==> flow/design.v <==
module i2c_register_read #(
    parameter   [15:0] CLK_DIV       = 16'd16,
    parameter   [ 6:0] SLAVE_ADDR    = 7'h36,
    parameter   [ 7:0] REGISTER_ADDR = 8'h0E
) (
    input  wire        rstn,
    input  wire        clk,
    output reg         scl,
    inout              sda,
    input  wire        start,
    output wire        ready,
    output reg         done,
    output reg  [15:0] regout
);
localparam [15:0] CLK_DIV_PARSED = CLK_DIV>16'd0 ? CLK_DIV-16'd1 : 16'd0;
reg  sda_e, sda_o;
assign sda = sda_e ? sda_o : 1'bz;
reg        epoch;
reg [15:0] clkcnt;
reg [ 7:0] cnt;
reg [ 7:0] send_shift;
reg [15:0] recv_shift;
always @ (posedge clk or negedge rstn)
    if(~rstn) begin
        epoch <= 1'b0;
        clkcnt <= '0;
    end else begin
        if(clkcnt==CLK_DIV_PARSED) begin
            epoch <= 1'b1;
            clkcnt <= '0;
        end else begin
            epoch <= 1'b0;
            clkcnt <= clkcnt + 16'd1;
        end
    end
assign ready = (cnt=='0);
always @ (posedge clk or negedge rstn)
    if(~rstn) begin
        {scl, sda_e, sda_o} <= '1;
        cnt <= '0;
        send_shift <= '0;
        recv_shift <= '0;
        regout <= '0;
        done <= 1'b0;
    end else begin
        if(ready) begin
            {scl, sda_e, sda_o} <= '1;
            if(start) begin
                cnt <= 8'd1;
            end
        end else if(done) begin
            done <= 1'b0;
            cnt <= 8'd0;
        end else if(epoch) begin
            cnt <= cnt + 8'd1;
            if(cnt<8'd2) begin
            end else if(cnt< 8'd4) begin
                sda_o <= 1'b0;
                send_shift <= {SLAVE_ADDR, 1'b0};
            end else if(cnt< 8'd37) begin
                scl <= cnt[1];
                if(cnt[1:0]==2'b01) begin
                    {sda_o, send_shift} <= {send_shift, 1'b1};
                end
            end else if(cnt< 8'd40) begin
                send_shift <= REGISTER_ADDR;
                scl <= cnt[1];
                sda_e <= 1'b0;
            end else if(cnt< 8'd73) begin
                scl <= cnt[1];
                if(cnt[1:0]==2'b01) begin
                    sda_e <= 1'b1;
                    {sda_o, send_shift} <= {send_shift, 1'b1};
                end
            end else if(cnt< 8'd77) begin
                scl <= cnt[1];
                sda_e <= 1'b0;
            end else if(cnt==8'd77) begin
                scl <= cnt[1];
                sda_e <= 1'b1;
                sda_o <= 1'b1;
            end else if(cnt< 8'd82) begin
                scl <= 1'b1;
            end else if(cnt< 8'd84) begin
                scl <= 1'b1;
                sda_o <= 1'b0;
                send_shift <= {SLAVE_ADDR, 1'b1};
            end else if(cnt< 8'd117) begin
                scl <= cnt[1];
                if(cnt[1:0]==2'b01) begin
                    {sda_o, send_shift} <= {send_shift, 1'b1};
                end
            end else if(cnt< 8'd121) begin
                scl <= cnt[1];
                sda_e <= 1'b0;
            end else if(cnt< 8'd153) begin
                scl <= cnt[1];
                sda_e <= 1'b0;
                if( cnt[1:0]==2'b11 )
                    recv_shift <= {recv_shift[14:0], sda};
            end else if(cnt< 8'd157) begin
                scl <= cnt[1];
                sda_e <= 1'b1;
                sda_o <= 1'b0;
            end else if(cnt< 8'd189) begin
                scl <= cnt[1];
                sda_e <= 1'b0;
                if( cnt[1:0]==2'b11 )
                    recv_shift <= {recv_shift[14:0], sda};
            end else if(cnt< 8'd193) begin
                scl <= cnt[1];
                sda_e <= 1'b1;
                sda_o <= 1'b1;
            end else if(cnt< 8'd195) begin
                scl <= 1'b0;
                sda_o <= 1'b0;
            end else if(cnt< 8'd198) begin
                scl <= 1'b1;
                sda_o <= 1'b0;
            end else if(cnt< 8'd204) begin
                sda_o <= 1'b1;
                regout <= recv_shift;
            end else begin
                done <= 1'b1;
            end
        end
    end
endmodule
=== Reports on i2c_register_read ===
What the tools print for i2c_register_read, step after step.
Lines are those of the file above, counted from 1.
Operators carry their Yosys type and port widths (W data, S select, Z words).
Library cell names are shortened.
A cell with n/a has no value.

* Top module: i2c_register_read
* Clock port: clk
* Standard-cell library: sky130hd
* Library corner: tt_025C_1v80

=== Elaborated design ===
Counts by Yosys on the flattened word-level netlist (proc, flatten, opt, wreduce; memories kept). Register bits leave out memories and registers merged into their read ports (data or address). Print and check cells are left out. Cells with the same type and inputs are merged into one.

* Equal/unequal tests: 23
* $lt $le $gt $ge: 17
* Reductions and logical operators: 15
* Bitwise gates (word level): 19
* Add/sub/neg operators: 2
* Muxes and demuxes: 102

{| class="wikitable"
|+ Operators by type and width
! operator !! number
|-
| $mux W8 || 14
|-
| $mux W1 || 83
|-
| $mux W16 || 5
|-
| $lt A8 B8 Y1 const B || 7
|-
| $lt A8 B7 Y1 const B || 6
|-
| $ne A6 B6 Y1 const B || 4
|-
| $reduce_and A21 Y1 || 1
|-
| $reduce_and A10 Y1 || 2
|-
| $ne A5 B5 Y1 const B || 4
|-
| $not A1 Y1 || 19
|-
| $add A16 B1 Y16 const B || 1
|-
| $eq A16 B4 Y1 const B || 1
|-
| $reduce_and A16 Y1 || 1
|-
| $reduce_bool A16 Y1 || 1
|-
| $lt A8 B6 Y1 const B || 2
|-
| $ne A8 B8 Y1 const B || 2
|-
| $reduce_bool A12 Y1 || 1
|-
| $reduce_bool A10 Y1 || 1
|-
| $ne A2 B2 Y1 const B || 5
|-
| $ne A9 B9 Y1 const B || 1
|-
| $add A8 B1 Y8 const B || 1
|-
| $lt A8 B2 Y1 const B || 1
|-
| $lt A8 B3 Y1 const B || 1
|-
| $eq A8 B7 Y1 const B || 1
|-
| $logic_not A8 Y1 || 1
|-
| $reduce_and A8 Y1 || 1
|-
| $reduce_bool A6 Y1 || 1
|-
| $reduce_and A5 Y1 || 1
|}

Not listed: further kinds 8, cells in them 9.

* Word-level cells: 188
* Bits of input ports: 3
* Output and inout bits: 20
* Bits in registers: 69

=== Logic depth ===
Yosys ltp: most cells in a row. Word level: on the elaborated netlist, between registers, memories and ports. Mapped: between sequential cells and ports; inverters and the memories' decode and read muxes count.

* Depth after elaboration: 22
* ABC_AREA: 0
* Gate-level depth with buffers: 10
* Depth with buffers taken out: 7

=== Netlist ===
The flow's flattened synthesis, as Yosys stat reports it; memories are mapped. The netlist is that of the ABC_AREA named above (0 if unset); the other value can give another one.

{| class="wikitable"
|+ Cell types
! cell !! number !! area in all (um^2)
|-
| dfrtp_1 || 66 || 1.65E+03
|-
| mux2_2 || 22 || 247.738
|-
| mux2_4 || 10 || 150.144
|-
| nor2_1 || 30 || 112.608
|-
| nand2_1 || 27 || 101.347
|-
| xnor2_1 || 9 || 78.826
|-
| xor2_1 || 8 || 70.067
|-
| dfstp_2 || 2 || 52.55
|-
| ha_1 || 4 || 50.048
|-
| o21ai_0 || 10 || 50.048
|-
| nand4_1 || 6 || 37.536
|-
| nand3_1 || 7 || 35.034
|-
| inv_1 || 9 || 33.782
|-
| a21boi_0 || 4 || 30.029
|-
| a21o_1 || 4 || 30.029
|-
| a21oi_1 || 6 || 30.029
|-
| nor3_1 || 6 || 30.029
|-
| a22o_1 || 3 || 26.275
|}

Not listed: further types 42, cells in them 78.

* Cell area after synthesis: 3,429.5 um^2
* Area of sequential cells: 1,704.1 um^2
* Buffer cells: 13
* Flip-flop cells: 68
* Cell count: 311

=== Timing after synthesis ===
Path of least setup slack by OpenSTA after synthesis, without wires, with an ideal clock, recovery checks aside; 20% of the period is set as input and as output delay. Where synthesis merged equal registers, the netlist keeps one of their names.

* Path type: flip-flop to flip-flop
* Start: register cnt[1]
* End: register recv_shift[10]
* Driving pins on the path: 11
* Path delay: 2.238 ns
* Slack: 0.332 ns
* Arrival time: 2.113 ns
* Path buffers: 3
* Period: 2.57 ns
* Library setup time: 0.125 ns
* Required time: 2.445 ns
* Time at the first pin: 0.000 ns
* Synthesis period reached: 2.238 ns

"path delay" is the arrival time less input delay plus setup time.
"driving pins on the path" counts driving pins, that of a launching flip-flop among them; a cell with two outputs on the path counts twice.
"synthesis period reached" = period - worst setup slack (recovery checks aside). The figure is calculated, with input and output delays left at 20% of the set period.
Between the ends stands the longest chain of elaborated cells between them, by number of cells; it is not shown to be the way that was timed. Of several equally long chains one is given.
Each line given opens the expression or statement behind the cell; cells for indexed reads and writes are added by Yosys, which also makes memories of some case tables.
A register here has more assigning lines than the two given.

* Path through: dfrtp_1 -> inv_1 -> ha_1 -> clkbuf_1 -> and2_1 -> nor2_1 -> a21boi_0 -> o311a_1 -> buf_6 -> buf_12 -> mux2_4
* Length of the longest elaborated chain: 5
* Elaborated cells on any way between the ends: 35
* Those cells by class: compare: 13; eq/ne: 3; mux: 4; logic: 12; reduce/logical: 3

{| class="wikitable"
|+ Ends and longest elaborated chain, post-synthesis
! what !! RTL line !! text
|-
| from (decl) || 20 || <nowiki>reg [ 7:0] cnt;</nowiki>
|-
| from (assign) || 40 || <nowiki>cnt <= '0;</nowiki>
|-
| from (assign) || 55 || <nowiki>cnt <= cnt + 8'd1;</nowiki>
|-
| $eq A2 B2 Y1 || 108 || <nowiki>if( cnt[1:0]==2'b11 )</nowiki>
|-
| $mux W16 || 108 ||
|-
| $mux W16 || 105 || <nowiki>end else if(cnt< 8'd189) begin</nowiki>
|-
| $mux W16 || 101 || <nowiki>end else if(cnt< 8'd157) begin</nowiki>
|-
| $mux W16 || 96 || <nowiki>end else if(cnt< 8'd153) begin</nowiki>
|-
| to (assign) || 100 || <nowiki>recv_shift <= {recv_shift[14:0], sda};</nowiki>
|-
| to (assign) || 109 || <nowiki>recv_shift <= {recv_shift[14:0], sda};</nowiki>
|-
| to (decl) || 22 || <nowiki>reg [15:0] recv_shift;</nowiki>
|}

=== Worst path after layout ===
Path of least setup slack in the final report of run A (OpenROAD, finished layout, wires in). Where an end is a register, its clock arrival counts in the times.

* Path type: flip-flop to output port
* Start: register cnt[3]
* End: output port ready
* Period: 3.46 ns
* Output delay: 0.69 ns
* Path buffers: 1
* Required time: 2.77 ns
* Arrival time: 2.54 ns
* Slack: 0.23 ns
* Driving pins on the path: 5
* Time at the first pin: 0.35 ns

Between the ends stands the longest chain of elaborated cells between them, by number of cells; it is not shown to be the way that was timed. Of several equally long chains one is given.
A register here has more assigning lines than the two given.

* Path through: dfrtp_1 -> nor4_2 -> nand3_1 -> inv_2 -> clkdlybuf4s50_1
* Length of the longest elaborated chain: 1
* Elaborated cells on any way between the ends: 1
* RTL lines with such cells: 1
* Those cells by class: reduce/logical: 1

{| class="wikitable"
|+ Ends and longest elaborated chain, post-layout
! what !! RTL line !! text
|-
| from (decl) || 20 || <nowiki>reg [ 7:0] cnt;</nowiki>
|-
| from (assign) || 40 || <nowiki>cnt <= '0;</nowiki>
|-
| from (assign) || 55 || <nowiki>cnt <= cnt + 8'd1;</nowiki>
|-
| $logic_not A8 Y1 || 36 || <nowiki>assign ready = (cnt=='0);</nowiki>
|-
| to (decl) || 11 || <nowiki>output wire        ready,</nowiki>
|}

Ticket comment

Settings and measured results of 2 stored flow runs for module i2c_register_read (sky130hd), not sorted in any way. The constraints put input and output delay at 20% of the set period each and load the outputs with 0.01 pF.
"achieved clock period" means the clock period less the worst setup slack. The figure is calculated, with input and output delays left at 20% of the set period.
"worst setup path time": the worst setup path's part of the clock period (all of it between registers, 20% less for each end at a port) less its slack. A launch clock that arrives late makes it longer, a capture clock that arrives late makes it shorter.
"power": no workload was simulated; the value follows from the tool's default switching activity.

Run A
==> flow/run.sh <==
#!/bin/bash
# the make line also repeats the synthesis and layout settings of config.mk as NAME=value (left out here)
make -C /OpenROAD-flow-scripts/flow DESIGN_CONFIG=/design/flow/config.mk WORK_HOME=/design/flow/orfs CLKGATE_MAP_FILE= finish
==> flow/config.mk <==
export PLATFORM = sky130hd
export DESIGN_NAME = i2c_register_read
export DESIGN_NICKNAME = i2c_register_read
export VERILOG_FILES = /design/flow/design.v
export SDC_FILE = /design/flow/constraint.sdc
export NUM_CORES = 4
export LEC_CHECK = 0
export CAP_MARGIN = 20
export CORE_MARGIN = 2
export CORE_UTILIZATION = 40
export SLEW_MARGIN = 20
==> flow/constraint.sdc <==
create_clock -name core_clock -period 3.46 [get_ports {clk}]
set_input_delay 0.6920 -clock core_clock [delete_from_list [all_inputs] [get_ports {clk}]]
set_output_delay 0.6920 -clock core_clock [all_outputs]
set_load 0.01 [all_outputs]

==> results of run A <==
chip area after synthesis (Yosys): 3,429.5 um^2
die area: 9,330.6 um^2
utilization: 47.7%
worst setup slack after layout: 0.228 ns
total negative slack: 0.000 ns
power: 1.555 mW
achieved clock period: 3.232 ns
worst setup path time: 2.54 ns
worst setup path kind: flip-flop to output port

Run B
==> flow/run.sh <==
#!/bin/bash
# the make line also repeats the synthesis and layout settings of config.mk as NAME=value (left out here)
make -C /OpenROAD-flow-scripts/flow DESIGN_CONFIG=/design/flow/config.mk WORK_HOME=/design/flow/orfs CLKGATE_MAP_FILE= finish
==> flow/config.mk <==
export PLATFORM = sky130hd
export DESIGN_NAME = i2c_register_read
export DESIGN_NICKNAME = i2c_register_read
export VERILOG_FILES = /design/flow/design.v
export SDC_FILE = /design/flow/constraint.sdc
export NUM_CORES = 4
export LEC_CHECK = 0
export ABC_AREA = 1
export CAP_MARGIN = 20
export CORE_MARGIN = 2
export CORE_UTILIZATION = 51
export CTS_CLUSTER_SIZE = 46
export GPL_TIMING_DRIVEN = 0
export MAX_ROUTING_LAYER = met5
export MIN_ROUTING_LAYER = met1
export PLACE_DENSITY_LB_ADDON = 0.25
export SETUP_SLACK_MARGIN = 0.05
export SLEW_MARGIN = 20
==> flow/constraint.sdc <==
create_clock -name core_clock -period 2.3 [get_ports {clk}]
set_input_delay 0.4600 -clock core_clock [delete_from_list [all_inputs] [get_ports {clk}]]
set_output_delay 0.4600 -clock core_clock [all_outputs]
set_load 0.01 [all_outputs]

==> results of run B <==
chip area after synthesis (Yosys): 3,671.0 um^2
die area: 7,892.6 um^2
utilization: 61.9%
worst setup slack after layout: 0.148 ns
total negative slack: 0.000 ns
power: 2.225 mW
achieved clock period: 2.152 ns
worst setup path time: 1.69 ns
worst setup path kind: flip-flop to output port
