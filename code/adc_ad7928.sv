==> flow/design.v <==
module adc_ad7928 #(
    parameter [2:0] CH_CNT = 3'd7,   
    parameter [2:0] CH0 = 3'd0,      
    parameter [2:0] CH1 = 3'd1,      
    parameter [2:0] CH2 = 3'd2,      
    parameter [2:0] CH3 = 3'd3,      
    parameter [2:0] CH4 = 3'd4,      
    parameter [2:0] CH5 = 3'd5,      
    parameter [2:0] CH6 = 3'd6,      
    parameter [2:0] CH7 = 3'd7       
) (
    input  wire        rstn,
    input  wire        clk,
    output reg         spi_ss,       
    output reg         spi_sck,      
    output reg         spi_mosi,     
    input  wire        spi_miso,     
    input  wire        i_sn_adc,     
    output reg         o_en_adc,     
    output wire [11:0] o_adc_value0, 
    output wire [11:0] o_adc_value1, 
    output wire [11:0] o_adc_value2, 
    output wire [11:0] o_adc_value3, 
    output wire [11:0] o_adc_value4, 
    output wire [11:0] o_adc_value5, 
    output wire [11:0] o_adc_value6, 
    output wire [11:0] o_adc_value7  
);
localparam WAIT_CNT = 8'd6;
wire [2:0] channels [8];
assign channels[0] = CH0;
assign channels[1] = CH1;
assign channels[2] = CH2;
assign channels[3] = CH3;
assign channels[4] = CH4;
assign channels[5] = CH5;
assign channels[6] = CH6;
assign channels[7] = CH7;
reg  [ 7:0] cnt;
reg  [ 2:0] idx;
reg  [ 2:0] addr;
reg  [11:0] wshift;
reg         nfirst;
reg  [11:0] data_in_latch;
reg         sck_pre;
reg  [11:0] ch_value [8];
assign o_adc_value0 = ch_value[0];
assign o_adc_value1 = ch_value[1];
assign o_adc_value2 = ch_value[2];
assign o_adc_value3 = ch_value[3];
assign o_adc_value4 = ch_value[4];
assign o_adc_value5 = ch_value[5];
assign o_adc_value6 = ch_value[6];
assign o_adc_value7 = ch_value[7];
always @ (posedge clk or negedge rstn)
    if(~rstn)
        spi_sck <= 1'b1;
    else
        spi_sck <= sck_pre;
always @ (posedge clk or negedge rstn)
    if(~rstn) begin
        cnt <= '0;
        idx <= 3'd7;
        addr <= 3'd0;
        wshift <= '1;
        {spi_ss, sck_pre, spi_mosi} <= '1;
    end else begin
        if(cnt==8'd0) begin
            {spi_ss, sck_pre, spi_mosi} <= '1;
            if(idx!='0) begin
                cnt <= 8'd1;
                idx <= idx - 3'd1;
            end else if(i_sn_adc) begin
                cnt <= 8'd1;
                idx <= CH_CNT;
            end
        end else if(cnt==8'd1) begin
            {spi_ss, sck_pre, spi_mosi} <= '1;
            addr <= (idx=='0) ? CH_CNT : idx - 3'd1;
            cnt <= cnt + 8'd1;
        end else if(cnt==8'd2) begin
            {spi_ss, sck_pre, spi_mosi} <= '1;
            wshift <= {1'b1, 1'b0, 1'b0, channels[addr], 2'b11, 1'b0, 1'b0, 2'b11};
            cnt <= cnt + 8'd1;
        end else if(cnt<WAIT_CNT) begin
            {spi_ss, sck_pre, spi_mosi} <= '1;
            cnt <= cnt + 8'd1;
        end else if(cnt<WAIT_CNT+8'd32) begin
            spi_ss <= 1'b0;
            sck_pre <= ~sck_pre;
            if(sck_pre)
                {spi_mosi,wshift} <= {wshift,1'b1};
            cnt <= cnt + 8'd1;
        end else begin
            spi_ss <= 1'b0;
            {sck_pre, spi_mosi} <= '1;
            cnt <= 8'd0;
        end
    end
always @ (posedge clk or negedge rstn)
    if(~rstn) begin
        o_en_adc <= 1'b0;
        nfirst <= 1'b0;
        data_in_latch <= '0;
        for(int ii=0; ii<8; ii++) ch_value[ii] <= '0;
    end else begin
        o_en_adc <= 1'b0;
        if(cnt>=WAIT_CNT+8'd2 && cnt<WAIT_CNT+8'd32) begin
            if(spi_sck)
                data_in_latch <= {data_in_latch[10:0], spi_miso};
        end else if(cnt==WAIT_CNT+8'd32) begin
            if(idx=='0) begin
                nfirst <= 1'b1;
                o_en_adc <= nfirst;
            end
            ch_value[idx] <= data_in_latch;
        end
    end
endmodule
From RTL to reports: adc_ad7928. Tool output for the design above, in the order of the flow. Line numbers count from 1 in the design file above. Operators carry their Yosys type and port widths (W data, S select, Z words). A cell with n/a has no value.

Top module: adc_ad7928. Clock: clk. Standard-cell library: sky130hd. Corner: tt_025C_1v80.

Word-level counts. Counts by Yosys on the flattened word-level netlist (proc, flatten, opt, wreduce). Print and check cells are left out. Cells with the same type and inputs are merged into one.

The entry for divide/modulo/power cells reads 0. Under muxes and demuxes stands 33. Under equal/unequal tests stands 20. Shift-type cells: 0. The entry for $lt $le $gt $ge reads 3. The entry for multiply operators reads 0. $add $sub $neg: 2. The entry for reductions and logical operators reads 20. Bitwise gates (word level): 4.

Operator list (count): $mux W8 (7); $mux W12 (4); $eq A3 B3 Y1 const B (8); $reduce_and A3 Y1 (8); $pmux W3 S8 (1); $mux W1 (18); $eq A3 B2 Y1 const B (4); $mux W3 (3); $add A8 B1 Y8 const B (1); $eq A8 B1 Y1 const B (1); $eq A8 B2 Y1 const B (1); $lt A8 B3 Y1 const B (1); $ge A8 B4 Y1 const B (1); $lt A8 B6 Y1 const B (1); $eq A8 B6 Y1 const B (1); $logic_not A8 Y1 (1); $reduce_and A2 Y1 (3); $reduce_bool A2 Y1 (3); $eq A3 B1 Y1 const B (2); $logic_not A3 Y1 (2); $ne A6 B6 Y1 const B (1); $reduce_and A5 Y1 (1); $not A1 Y1 (4); $sub A3 B1 Y3 const B (1); $ne A3 B2 Y1 const B (1); $reduce_bool A3 Y1 (1); $ne A2 B2 Y1 const B (1); $logic_and A1 B1 Y1 (1).

The entry for output and inout bits reads 100. Under word width x clocked read ports stands 0. Latch bits: 0. The entry for memory bits (writable) reads 0. Bits in registers: 140. The entry for memory cells reads 0. For ROM bits the number is 0.

Logic depth. Yosys ltp: most cells in a row. Word level: on the elaborated netlist, between registers, memories and ports. Mapped: between sequential cells and ports; inverters and the memories' decode and read muxes count.

The entry for depth in word-level cells reads 6. ABC_AREA: 0. The figure for gate-level depth with buffers is 6. Mapped depth without buffers: 6.

Netlist. Yosys stat after the flow's synthesis: flattened, memories mapped to cells. It holds for the ABC_AREA given above (unset counts as 0); a run with the other value may have another netlist. The area totals of this step are shown rounded.

The entry for buffers reads 23. For chip area (Yosys) the number is 5760 µm². Standard cells after synthesis: 383. Under sequential part of the area stands 3470 µm². The figure for flip-flops is 138.

Cells by type (count): sky130_fd_sc_hd__dfrtp_1 (121); sky130_fd_sc_hd__mux2_2 (71); sky130_fd_sc_hd__mux2_4 (40); sky130_fd_sc_hd__dfstp_2 (17); sky130_fd_sc_hd__ha_1 (9); sky130_fd_sc_hd__buf_6 (8); sky130_fd_sc_hd__nor2_1 (16); sky130_fd_sc_hd__o22a_1 (6); sky130_fd_sc_hd__buf_1 (11); sky130_fd_sc_hd__nor3_1 (7); sky130_fd_sc_hd__a211oi_1 (4); sky130_fd_sc_hd__nand2_1 (8); sky130_fd_sc_hd__a22o_1 (3); sky130_fd_sc_hd__inv_1 (7); sky130_fd_sc_hd__and2_1 (4); sky130_fd_sc_hd__nand2_2 (4); sky130_fd_sc_hd__nand2b_1 (4); sky130_fd_sc_hd__o21ai_0 (5).

Not listed: further types 26, cells in them 38.

Worst setup path after synthesis. Source: OpenSTA report_checks on the synthesized netlist (no wires, ideal clock, input and output delay 20% of the period each), path of least setup slack; recovery checks are left aside. Register names are those of the netlist, which keeps one name where synthesis merged equal registers.

Path kind: register to register. From: reg cnt[3]. To: reg ch_value[1][10]. The entry for setup slack reads 571 ps. The figure for driving pins on the path is 7. Setup time: 125 ps. The figure for path delay is 2029 ps. The entry for arrival time reads 1904 ps. Required time: 2475 ps. For clock period the number is 2600 ps. Launch time at the first pin: 0 ps. Synthesis period reached: 2029 ps.

"path delay" is the arrival time less input delay plus setup time. "driving pins on the path" counts driving pins, that of a launching flip-flop among them; a cell with two outputs on the path counts twice. "synthesis period reached" = period - worst setup slack (recovery checks aside). The figure is calculated, with input and output delays left at 20% of the set period. Between the ends stands the longest chain of elaborated cells between them, by number of cells; it is not shown to be the way that was timed. Of several equally long chains one is given. Each line given opens the expression or statement behind the cell; cells for indexed reads and writes are added by Yosys, which also makes memories of some case tables. A register here has more assigning lines than the two given.

Path through: sky130_fd_sc_hd__dfrtp_1 -> sky130_fd_sc_hd__buf_6 -> sky130_fd_sc_hd__or4_4 -> sky130_fd_sc_hd__nor3_1 -> sky130_fd_sc_hd__and2_1 -> sky130_fd_sc_hd__buf_6 -> sky130_fd_sc_hd__mux2_2. The entry for length of the longest elaborated chain reads 4. The figure for elaborated cells on any way between the ends is 6. Those cells by class: compare (2); eq/ne (1); logic (1); reduce/logical (2).

Ends and longest elaborated chain, after synthesis: start: declaration (line 39) `reg  [ 7:0] cnt;`; start: assignment (line 80) `cnt <= cnt + 8'd1;`; start: assignment (line 84) `cnt <= cnt + 8'd1;`; $ge A8 B4 Y1 (line 108) `if(cnt>=WAIT_CNT+8'd2 && cnt<WAIT_CNT+8'd32) begin`; $logic_and A1 B1 Y1 (line 108); $not A1 Y1; $reduce_and A3 Y1; end: assignment (line 105) `for(int ii=0; ii<8; ii++) ch_value[ii] <= '0;`; end: assignment (line 116) `ch_value[idx] <= data_in_latch;`; end: declaration (line 46) `reg  [11:0] ch_value [8];`.

Path in the finished layout. From the final timing report of record 1: the path of least setup slack in the routed layout; clock arrival at registers is part of the times. The path's times are printed in steps of 10 ps; the period is the one set.

Path kind: register to register. From: reg cnt[3]. To: reg ch_value[2][5]. The entry for arrival time reads 2340 ps. The figure for driving pins on the path is 6. The entry for setup slack reads -10 ps. Required time: 2340 ps. For clock period the number is 2040 ps. Setup time: 120 ps. Launch time at the first pin: 410 ps.

Between the ends stands the longest chain of elaborated cells between them, by number of cells; it is not shown to be the way that was timed. Of several equally long chains one is given. A register here has more assigning lines than the two given.

Path through: sky130_fd_sc_hd__dfrtp_1 -> sky130_fd_sc_hd__or4_4 -> sky130_fd_sc_hd__nor3_4 -> sky130_fd_sc_hd__buf_6 -> sky130_fd_sc_hd__and2_4 -> sky130_fd_sc_hd__mux2_2. The entry for length of the longest elaborated chain reads 4. The figure for elaborated cells on any way between the ends is 6. Those cells by class: compare (2); eq/ne (1); logic (1); reduce/logical (2).

Ends and longest elaborated chain, after layout: start: declaration (line 39) `reg  [ 7:0] cnt;`; start: assignment (line 80) `cnt <= cnt + 8'd1;`; start: assignment (line 84) `cnt <= cnt + 8'd1;`; $ge A8 B4 Y1 (line 108) `if(cnt>=WAIT_CNT+8'd2 && cnt<WAIT_CNT+8'd32) begin`; $logic_and A1 B1 Y1 (line 108); $not A1 Y1; $reduce_and A3 Y1; end: assignment (line 105) `for(int ii=0; ii<8; ii++) ch_value[ii] <= '0;`; end: assignment (line 116) `ch_value[idx] <= data_in_latch;`; end: declaration (line 46) `reg  [11:0] ch_value [8];`.

## Implementation results

Measured results for adc_ad7928: 2 stored runs of the Yosys and OpenROAD flow on sky130hd. The settings differ; the order carries no meaning. The constraints put input and output delay at 20% of the set period each and load the outputs with 0.01 pF. "clock period achieved" is the run's clock period less its worst setup slack. It is reckoned from that one timing run; input and output delays stay at 20% of the period that was set. The results are shown rounded.

Record 1 has these settings: period_ns 2.04; SETUP_SLACK_MARGIN 0.19; CAP_MARGIN 20; CORE_MARGIN 2; CORE_UTILIZATION 40; SLEW_MARGIN 20. The clock period achieved comes to 2046 ps. The final setup TNS reads -13 ps. The die footprint reads 15400 µm². The measured mapped cell area after synthesis is 5760 µm². For the utilization after layout the run shows 59.2%. For the worst setup slack after layout the run shows -6 ps. The measured area of the standard cells in the finished layout is 8280 µm².

Record 2 has these settings: period_ns 1.28; CORE_UTILIZATION 65; SETUP_SLACK_MARGIN 0.2; CORE_ASPECT_RATIO 0.62; CORE_MARGIN 3; CELL_PAD_IN_SITES_DETAIL_PLACEMENT 2; ABC_AREA 0; GPL_ROUTABILITY_DRIVEN 1; SLEW_MARGIN 30; MIN_ROUTING_LAYER met1; CAP_MARGIN 20. Outcome: not finished: placement ended with a tool error.
